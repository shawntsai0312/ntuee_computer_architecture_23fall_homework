==> flow/design.v <==
module ALU #(
    parameter DATA_W = 32
)
(
    input                       i_clk,    
    input                       i_rst_n,  
    input                       i_valid,  
    input [DATA_W - 1 : 0]      i_A,      
    input [DATA_W - 1 : 0]      i_B,      
    input [         2 : 0]      i_inst,   
    output [2*DATA_W - 1 : 0]   o_data,   
    output                      o_done    
);
    parameter S_IDLE           = 2'd0;
    parameter S_ONE_CYCLE_OP   = 2'd1;
    parameter S_MULTI_CYCLE_OP = 2'd2;
    reg  [         1: 0] state, state_nxt;   
    reg  [  DATA_W-1: 0] operand_a, operand_a_nxt;
    reg  [  DATA_W-1: 0] operand_b, operand_b_nxt;
    reg  [         2: 0] inst, inst_nxt;
    reg  [         4: 0] counter, counter_nxt;
    reg  [2*DATA_W-1: 0] out, out_nxt;
    reg  oDone, oDone_nxt;
    reg  [2*DATA_W-1: 0] temp1, temp2;
    assign o_done = oDone;
    assign o_data = out;
    always @(*) begin
        if (i_valid) begin
            operand_a_nxt = i_A;
            operand_b_nxt = i_B;
            inst_nxt      = i_inst;
        end
        else begin
            operand_a_nxt = operand_a;
            operand_b_nxt = operand_b;
            inst_nxt      = inst;
        end
    end
    always @(*) begin
        case(state)
            S_IDLE           : begin
                if(i_valid) begin
                    if(i_inst <= 5)     state_nxt = S_ONE_CYCLE_OP;
                    else                state_nxt = S_MULTI_CYCLE_OP;
                end
                else    state_nxt = S_IDLE;
            end
            S_ONE_CYCLE_OP   : state_nxt = S_IDLE;
            S_MULTI_CYCLE_OP : state_nxt = (counter == DATA_W-1)? S_IDLE : S_MULTI_CYCLE_OP;
            default : state_nxt = state;
        endcase
    end
    always @(*) begin
        if(state == S_MULTI_CYCLE_OP)   counter_nxt = counter + 1;
        else                            counter_nxt = 0;
    end
    always @(*) begin
        out_nxt[2*DATA_W-1:0] = 0;  
        case(state)
            S_ONE_CYCLE_OP   : begin
                case(inst)
                    0: begin  
                        temp1[DATA_W-1:0] = operand_a[DATA_W-1:0] + operand_b[DATA_W-1:0];
                        if((operand_a[DATA_W-1]^operand_b[DATA_W-1])?
                            0:(temp1[DATA_W-1]^operand_a[DATA_W-1])) begin
                            case(temp1[DATA_W-1])
                                0:  out_nxt[DATA_W-1:0] = 32'h80000000;
                                1:  out_nxt[DATA_W-1:0] = 32'h7fffffff;
                            endcase
                        end
                        else    out_nxt[DATA_W-1:0] = temp1[DATA_W-1:0];
                    end
                    1: begin  
                        temp1[DATA_W-1:0] = operand_a[DATA_W-1:0] - operand_b[DATA_W-1:0];
                        if((operand_a[DATA_W-1]==operand_b[DATA_W-1])?
                            0:(temp1[DATA_W-1]^operand_a[DATA_W-1])) begin
                            case(temp1[DATA_W-1])
                                0:  out_nxt[DATA_W-1:0] = 32'h80000000;
                                1:  out_nxt[DATA_W-1:0] = 32'h7fffffff;
                            endcase
                        end
                        else    out_nxt[DATA_W-1:0] = temp1[DATA_W-1:0];
                    end
                    2: begin  
                        out_nxt[DATA_W-1:0] = operand_a[DATA_W-1:0] & operand_b[DATA_W-1:0];
                    end
                    3: begin  
                        out_nxt[DATA_W-1:0] = operand_a[DATA_W-1:0] | operand_b[DATA_W-1:0];
                    end
                    4: begin  
                        if((operand_a[DATA_W-1] == 1) && (operand_b[DATA_W-1] == 0))        out_nxt = 1;
                        else if((operand_a[DATA_W-1] == 0) && (operand_b[DATA_W-1] == 1))   out_nxt = 0;
                        else begin
                            temp1[DATA_W-1:0] = operand_a[DATA_W-1:0] - operand_b[DATA_W-1:0];  
                            if(temp1[DATA_W-1])  out_nxt = 1;
                            else                out_nxt = 0;
                        end
                    end
                    5: begin  
                        out_nxt[DATA_W-1:0] = $signed(operand_a[DATA_W-1:0]) >>> operand_b[DATA_W-1:0];
                    end
                    default: begin
                        out_nxt[2*DATA_W-1:0] = 0;
                    end
                endcase
            end
            S_MULTI_CYCLE_OP : begin
                temp1[2*DATA_W-1:0] = 0;
                temp2[2*DATA_W-1:0] = 0;
                case(inst)
                    6: begin  
                        if(counter == 0) begin
                            temp2[2*DATA_W-1:0] = operand_b[DATA_W-1:0] >> 1;
                            if(operand_b[0]) begin
                                temp1[2*DATA_W-1:0] = operand_a[DATA_W-1:0] << DATA_W-1;
                                temp2[2*DATA_W-1:0] = temp2[2*DATA_W-1:0] + temp1[2*DATA_W-1:0];
                            end
                        end
                        else begin
                            temp2[2*DATA_W-1:0] = out[2*DATA_W-1:0] >> 1;
                            if(out[0]) begin
                                temp1[2*DATA_W-1:0] = operand_a[DATA_W-1:0] << DATA_W-1;
                                temp2[2*DATA_W-1:0] = temp2[2*DATA_W-1:0] + temp1[2*DATA_W-1:0];
                            end
                        end
                        out_nxt[2*DATA_W-1:0] = temp2[2*DATA_W-1:0];
                    end
                    7: begin  
                        if(counter == 0)    temp2[2*DATA_W-1:0] = operand_a[DATA_W-1:0] << 1;        
                        else                temp2[2*DATA_W-1:0] = out[2*DATA_W-1:0];                 
                        if(counter < DATA_W-1) begin
                            temp1[DATA_W-1:0] = temp2[2*DATA_W-1:DATA_W];                            
                            if(temp1[DATA_W-1:0] >= operand_b[DATA_W-1:0]) begin                     
                                temp1[DATA_W-1:0] = temp1[DATA_W-1:0] - operand_b[DATA_W-1:0];
                                temp2[2*DATA_W-1:DATA_W] = temp1[DATA_W-1:0];
                                temp2[2*DATA_W-1:0] = temp2[2*DATA_W-1:0] << 1;
                                temp2[0] = 1;
                            end
                            else begin
                                temp2[2*DATA_W-1:0] = temp2[2*DATA_W-1:0] << 1;
                            end
                            out_nxt[2*DATA_W-1:0] = temp2[2*DATA_W-1:0];
                        end
                        if(counter == DATA_W-1) begin
                            temp1[DATA_W-1:0] = temp2[DATA_W-1:0];                                    
                            out_nxt[DATA_W-1:0] = temp1[DATA_W-1:0] << 1;          
                            temp1[DATA_W-1:0] = temp2[2*DATA_W-1:DATA_W];                             
                            if(temp1[DATA_W-1:0] >= operand_b[DATA_W-1:0]) begin
                                temp1[DATA_W-1:0] = temp1[DATA_W-1:0] - operand_b[DATA_W-1:0];
                                out_nxt[0] = 1;
                            end
                            out_nxt[2*DATA_W-1:DATA_W] = temp1[DATA_W-1:0];
                        end
                    end
                    default: begin
                        out_nxt[2*DATA_W-1:0] = 0;
                    end
                endcase
            end
            default: begin
                out_nxt[2*DATA_W-1:0] = 0;
            end
        endcase
    end
    always @(*) begin
         case(state)
            S_IDLE           : oDone_nxt = 0;
            S_ONE_CYCLE_OP   : oDone_nxt = 1;
            S_MULTI_CYCLE_OP : begin
                if(counter == DATA_W-1)     oDone_nxt = 1;
                else                        oDone_nxt = 0;
            end
            default : oDone_nxt = 0;
        endcase
    end
    always @(posedge i_clk or negedge i_rst_n) begin
        if (!i_rst_n) begin
            state       <= S_IDLE;
            operand_a   <= 0;
            operand_b   <= 0;
            inst        <= 0;
            oDone       <= 0;
            counter     <= 0;
            out         <= 0;
        end
        else begin
            state       <= state_nxt;
            operand_a   <= operand_a_nxt;
            operand_b   <= operand_b_nxt;
            inst        <= inst_nxt;
            oDone       <= oDone_nxt;
            counter     <= counter_nxt;
            out         <= out_nxt;
        end
    end
endmodule
-- Step by step through the tools: ALU
The steps from the RTL of ALU to its reports follow in flow order.
Line numbers count from 1 in the design file above.
The mark - stands for no value.
- top: ALU
- clock: i_clk
- library: sky130hd
- corner: tt_025C_1v80

-- Word level
Yosys after proc, flatten, opt, wreduce and memory -nomap, before mapping. Memory bits, and registers merged into a memory's read port (data or address), are not among the register bits. Print and check cells are not counted. Equal cells are merged and count once.
- register bits: 139
- word-level cells: 80
- noted $add $sub $neg: 7
- order comparisons: 4
- equal/unequal tests at 11
- shift operators: 1
- multiplexer cells: 33
- bitwise logic cells: 9
- noted reduce/logical cells: 8
- operator list (operator ; count):
    2-to-1 mux 64 bit ; 8
    case mux 64 bit (select 2 bit) ; 2
    case mux 32 bit (select 6 bit) ; 1
    2-to-1 mux 32 bit ; 5
    case mux 32 bit (select 2 bit) ; 2
    adder 31 x 63 -> 64 bit ; 1
    subtractor 32 bit ; 2
    greater-or-equal comparator 32 bit ; 2
    nonzero test 32 bit ; 2
    adder 63 x 63 -> 64 bit ; 1
    2-to-1 mux 63 bit ; 1
    adder 32 bit ; 1
    bitwise AND 32 bit ; 1
    bitwise OR 32 bit ; 1
    >>> shifter 32 x 32 -> 32 bit ; 1
    subtractor 31 bit ; 1
    2-to-1 mux 31 bit ; 1
    equality test 3 bit with constant B ; 4
    2-to-1 mux 1 bit ; 7
    equality test 3 x 2 -> 1 bit with constant B ; 2
    case mux 2 bit (select 3 bit) ; 1
    2-to-1 mux 2 bit ; 3
    adder 5 x 1 -> 5 bit with constant B ; 1
    < comparator 5 bit with constant B ; 1
    equality test 5 bit with constant B ; 1
    zero test 5 bit ; 1
    2-to-1 mux 5 bit ; 1
    inverter 1 bit ; 4
Not listed: further kinds 11, cells in them 14.

-- Longest topological paths
Longest topological path by Yosys (ltp), each cell counted once; first at word level (registers and memories cut), then after technology mapping (sequential cells cut; the memories' decode and read muxes count).
- depth after elaboration at 10
- noted ABC_AREA: 0
- mapped depth: 35

-- Mapped cells and area
Source: synth_stat.txt of the flow (Yosys; design flattened, memories mapped). It holds for the ABC_AREA given above (unset counts as 0); a run with the other value may have another netlist.
- cell types (type ; count):
    sky130_fd_sc_hd__dfrtp_1 ; 139
    sky130_fd_sc_hd__ha_1 ; 193
    sky130_fd_sc_hd__a21oi_1 ; 378
    sky130_fd_sc_hd__o21ai_0 ; 321
    sky130_fd_sc_hd__nand2_1 ; 386
    sky130_fd_sc_hd__nor2_1 ; 245
    sky130_fd_sc_hd__xnor2_1 ; 87
    sky130_fd_sc_hd__mux4_2 ; 29
    sky130_fd_sc_hd__clkbuf_1 ; 164
    sky130_fd_sc_hd__inv_1 ; 136
    sky130_fd_sc_hd__a21o_1 ; 66
    sky130_fd_sc_hd__mux2i_1 ; 49
    sky130_fd_sc_hd__xor2_1 ; 42
    sky130_fd_sc_hd__nand3_1 ; 70
    sky130_fd_sc_hd__o21bai_1 ; 40
    sky130_fd_sc_hd__o211ai_1 ; 38
    sky130_fd_sc_hd__nor3_1 ; 51
    sky130_fd_sc_hd__a211oi_1 ; 32
Other cell types: 73; their cells: 494.
- mapped cells at 2960
- noted chip area (Yosys): 0.0207111 mm^2
- noted mapped flip-flops: 140
- noted buffer cells: 195

-- Timing after synthesis
Source: OpenSTA report_checks on the synthesized netlist (no wires, ideal clock, input and output delay 20% of the period each), path of least setup slack; recovery checks are left aside. Register names are those of the netlist, which keeps one name where synthesis merged equal registers.
- kind: reg2reg
- start point: reg counter[0]
- end point: reg out[61]
- period: 7.68 ns
- noted time at the first pin: 0.000 ns
- arrival at 7.011 ns
- data required time: 7.545 ns
- noted slack: 0.534 ns
- noted path delay: 7.146 ns
- stages on the path: 33
- noted period reached after synthesis: 7.146 ns
"path delay" is the arrival time less input delay plus setup time.
"stages on the path" counts driving pins, that of a launching flip-flop among them; a cell with two outputs on the path counts twice.
"period reached after synthesis" = period - worst setup slack (recovery checks aside). The figure is calculated, with input and output delays left at 20% of the set period.
The rows between start and end are the longest chain of elaborated cells between them; the timing report does not say that the signal goes this way. Where chains are equally long, one stands for them.
Each line given opens the expression or statement behind the cell; cells for indexed reads and writes are added by Yosys, which also makes memories of some case tables.
- cell sequence: sky130_fd_sc_hd__dfrtp_1 > sky130_fd_sc_hd__inv_1 > sky130_fd_sc_hd__ha_1 > sky130_fd_sc_hd__or4b_1 > sky130_fd_sc_hd__buf_2 > sky130_fd_sc_hd__clkbuf_1 > sky130_fd_sc_hd__clkbuf_1 > sky130_fd_sc_hd__clkbuf_1 > sky130_fd_sc_hd__nand2_1 > sky130_fd_sc_hd__inv_1 > sky130_fd_sc_hd__ha_1 > sky130_fd_sc_hd__nand4_1 > sky130_fd_sc_hd__or4_1 > sky130_fd_sc_hd__or4_1 > sky130_fd_sc_hd__o2111ai_2 > sky130_fd_sc_hd__a211oi_2 > sky130_fd_sc_hd__or2_1 > sky130_fd_sc_hd__buf_2 > sky130_fd_sc_hd__buf_2 > sky130_fd_sc_hd__nand2_1 > sky130_fd_sc_hd__nand3_1 > sky130_fd_sc_hd__o21ai_0 > sky130_fd_sc_hd__ha_1 > sky130_fd_sc_hd__nor2b_1 > sky130_fd_sc_hd__o31a_1 > sky130_fd_sc_hd__o311ai_1 > sky130_fd_sc_hd__o31ai_1 > sky130_fd_sc_hd__a2111o_1 > sky130_fd_sc_hd__a41oi_1 > sky130_fd_sc_hd__o21ai_0 > sky130_fd_sc_hd__xor2_1 > sky130_fd_sc_hd__a221oi_1 > sky130_fd_sc_hd__o22ai_1
- length of the longest elaborated chain: 10
- elaborated cells on any way between the ends: 16
- classes of those cells: add/sub: 2; compare: 3; eq/ne: 1; mux: 9; reduce/logical: 1
- RTL lines, path post-synthesis (what ; RTL line ; RTL):
    start: declaration ; 21 ; reg  [         4: 0] counter, counter_nxt;
    start: assignment ; 183 ; counter     <= 0;
    start: assignment ; 192 ; counter     <= counter_nxt;
    zero test 5 bit ; 129 ; if(counter == 0)    temp2[2*DATA_W-1:0] = operand_a[DATA_W-1:0] << 1;
    2-to-1 mux 64 bit ; 129 ;
    greater-or-equal comparator 32 bit ; 133 ; if(temp1[DATA_W-1:0] >= operand_b[DATA_W-1:0]) begin
    2-to-1 mux 63 bit ; 133 ;
    2-to-1 mux 64 bit ; 131 ; if(counter < DATA_W-1) begin
    subtractor 32 bit ; 149 ; temp1[DATA_W-1:0] = temp1[DATA_W-1:0] - operand_b[DATA_W-1:0];
    2-to-1 mux 32 bit ; 148 ; if(temp1[DATA_W-1:0] >= operand_b[DATA_W-1:0]) begin
    2-to-1 mux 32 bit ; 144 ; if(counter == DATA_W-1) begin
    case mux 64 bit (select 2 bit) ; 110 ; case(inst)
    case mux 64 bit (select 2 bit) ; 59 ; case(state)
    end: assignment ; 184 ; out         <= 0;
    end: assignment ; 193 ; out         <= out_nxt;
    end: declaration ; 22 ; reg  [2*DATA_W-1: 0] out, out_nxt;

-- Worst path after layout
Path of least setup slack in the final report of run 1 (OpenROAD, finished layout, wires in). Where an end is a register, its clock arrival counts in the times.
- kind: reg2reg
- start point: reg counter[0]
- end point: reg out[48]
- period: 8.07 ns
- noted time at the first pin: 0.51 ns
- arrival at 7.03 ns
- data required time: 8.44 ns
- noted slack: 1.42 ns
- stages on the path: 32
The rows between start and end are the longest chain of elaborated cells between them; the timing report does not say that the signal goes this way. Where chains are equally long, one stands for them.
- cell sequence: sky130_fd_sc_hd__dfrtp_1 > sky130_fd_sc_hd__inv_2 > sky130_fd_sc_hd__ha_4 > sky130_fd_sc_hd__or4b_4 > sky130_fd_sc_hd__buf_6 > sky130_fd_sc_hd__nand2_4 > sky130_fd_sc_hd__inv_4 > sky130_fd_sc_hd__ha_4 > sky130_fd_sc_hd__nand4_1 > sky130_fd_sc_hd__or4_1 > sky130_fd_sc_hd__or4_4 > sky130_fd_sc_hd__o2111ai_4 > sky130_fd_sc_hd__a211oi_2 > sky130_fd_sc_hd__buf_4 > sky130_fd_sc_hd__nor2_4 > sky130_fd_sc_hd__buf_6 > sky130_fd_sc_hd__mux2i_4 > sky130_fd_sc_hd__o21bai_1 > sky130_fd_sc_hd__ha_1 > sky130_fd_sc_hd__nand4_1 > sky130_fd_sc_hd__a311oi_2 > sky130_fd_sc_hd__a211oi_2 > sky130_fd_sc_hd__buf_4 > sky130_fd_sc_hd__o21bai_4 > sky130_fd_sc_hd__a211o_4 > sky130_fd_sc_hd__buf_6 > sky130_fd_sc_hd__buf_12 > sky130_fd_sc_hd__nor2_1 > sky130_fd_sc_hd__a21oi_2 > sky130_fd_sc_hd__nor2_1 > sky130_fd_sc_hd__o22ai_1 > sky130_fd_sc_hd__o21ai_1
- length of the longest elaborated chain: 10
- elaborated cells on any way between the ends: 16
- classes of those cells: add/sub: 2; compare: 3; eq/ne: 1; mux: 9; reduce/logical: 1
- RTL lines, path post-layout (what ; RTL line ; RTL):
    start: declaration ; 21 ; reg  [         4: 0] counter, counter_nxt;
    start: assignment ; 183 ; counter     <= 0;
    start: assignment ; 192 ; counter     <= counter_nxt;
    zero test 5 bit ; 129 ; if(counter == 0)    temp2[2*DATA_W-1:0] = operand_a[DATA_W-1:0] << 1;
    2-to-1 mux 64 bit ; 129 ;
    greater-or-equal comparator 32 bit ; 133 ; if(temp1[DATA_W-1:0] >= operand_b[DATA_W-1:0]) begin
    2-to-1 mux 63 bit ; 133 ;
    2-to-1 mux 64 bit ; 131 ; if(counter < DATA_W-1) begin
    subtractor 32 bit ; 149 ; temp1[DATA_W-1:0] = temp1[DATA_W-1:0] - operand_b[DATA_W-1:0];
    2-to-1 mux 32 bit ; 148 ; if(temp1[DATA_W-1:0] >= operand_b[DATA_W-1:0]) begin
    2-to-1 mux 32 bit ; 144 ; if(counter == DATA_W-1) begin
    case mux 64 bit (select 2 bit) ; 110 ; case(inst)
    case mux 64 bit (select 2 bit) ; 59 ; case(state)
    end: assignment ; 184 ; out         <= 0;
    end: assignment ; 193 ; out         <= out_nxt;
    end: declaration ; 22 ; reg  [2*DATA_W-1: 0] out, out_nxt;

Wiki page: ALU / flow data

ALU through Yosys and OpenROAD on sky130hd: 2 stored runs, unordered, with their settings and measured results. The constraints put input and output delay at 20% of the set period each and load the outputs with 0.01 pF.
By "clock period reached" is meant the clock period of the run minus its worst setup slack. This is arithmetic on one report: input and output delays are still those of the set period (20% each).
"time on the worst setup path": the worst setup path's part of the clock period (all of it between registers, 20% less for each end at a port) less its slack. A launch clock that arrives late makes it longer, a capture clock that arrives late makes it shorter.
By "total power after layout" is meant OpenSTA's value without simulated activity: inputs other than the clock are taken to toggle once in ten clock periods, and the tool carries that through the logic.

Run 1
Settings were period_ns = 8.07; CORE_UTILIZATION = 39; SETUP_SLACK_MARGIN = 1.7; PLACE_DENSITY = 0.91; HOLD_SLACK_MARGIN = -0.07; CORE_MARGIN = 8; CELL_PAD_IN_SITES_GLOBAL_PLACEMENT = 1; CELL_PAD_IN_SITES_DETAIL_PLACEMENT = 0; TNS_END_PERCENT = 95; ABC_AREA = 0; CTS_CLUSTER_DIAMETER = 283; CAP_MARGIN = 15; MAX_ROUTING_LAYER = met5; SLEW_MARGIN = 20
- noted the final setup TNS: 0.000 ns
- time on the worst setup path at 6.65 ns
- kind of the worst setup path: reg2reg
- worst hold slack: 0.521 ns
- noted the cell area after synthesis: 0.0207111 mm^2
- noted the setup slack of the worst path: 1.416 ns
- clock period reached at 6.654 ns
- total power after layout: 3039 µW
- area inside the die boundary at 0.0607351 mm^2
- noted the final design utilization: 0.477

Run 2
Settings were period_ns = 4.12; CORE_UTILIZATION = 59; SETUP_SLACK_MARGIN = 1.0; PLACE_DENSITY = 0.91; CORE_MARGIN = 2; ABC_AREA = 0; CTS_CLUSTER_SIZE = 74; CTS_CLUSTER_DIAMETER = 82; CAP_MARGIN = 5; SLEW_MARGIN = 15
- stopped before the end: routing reported GRT-0116
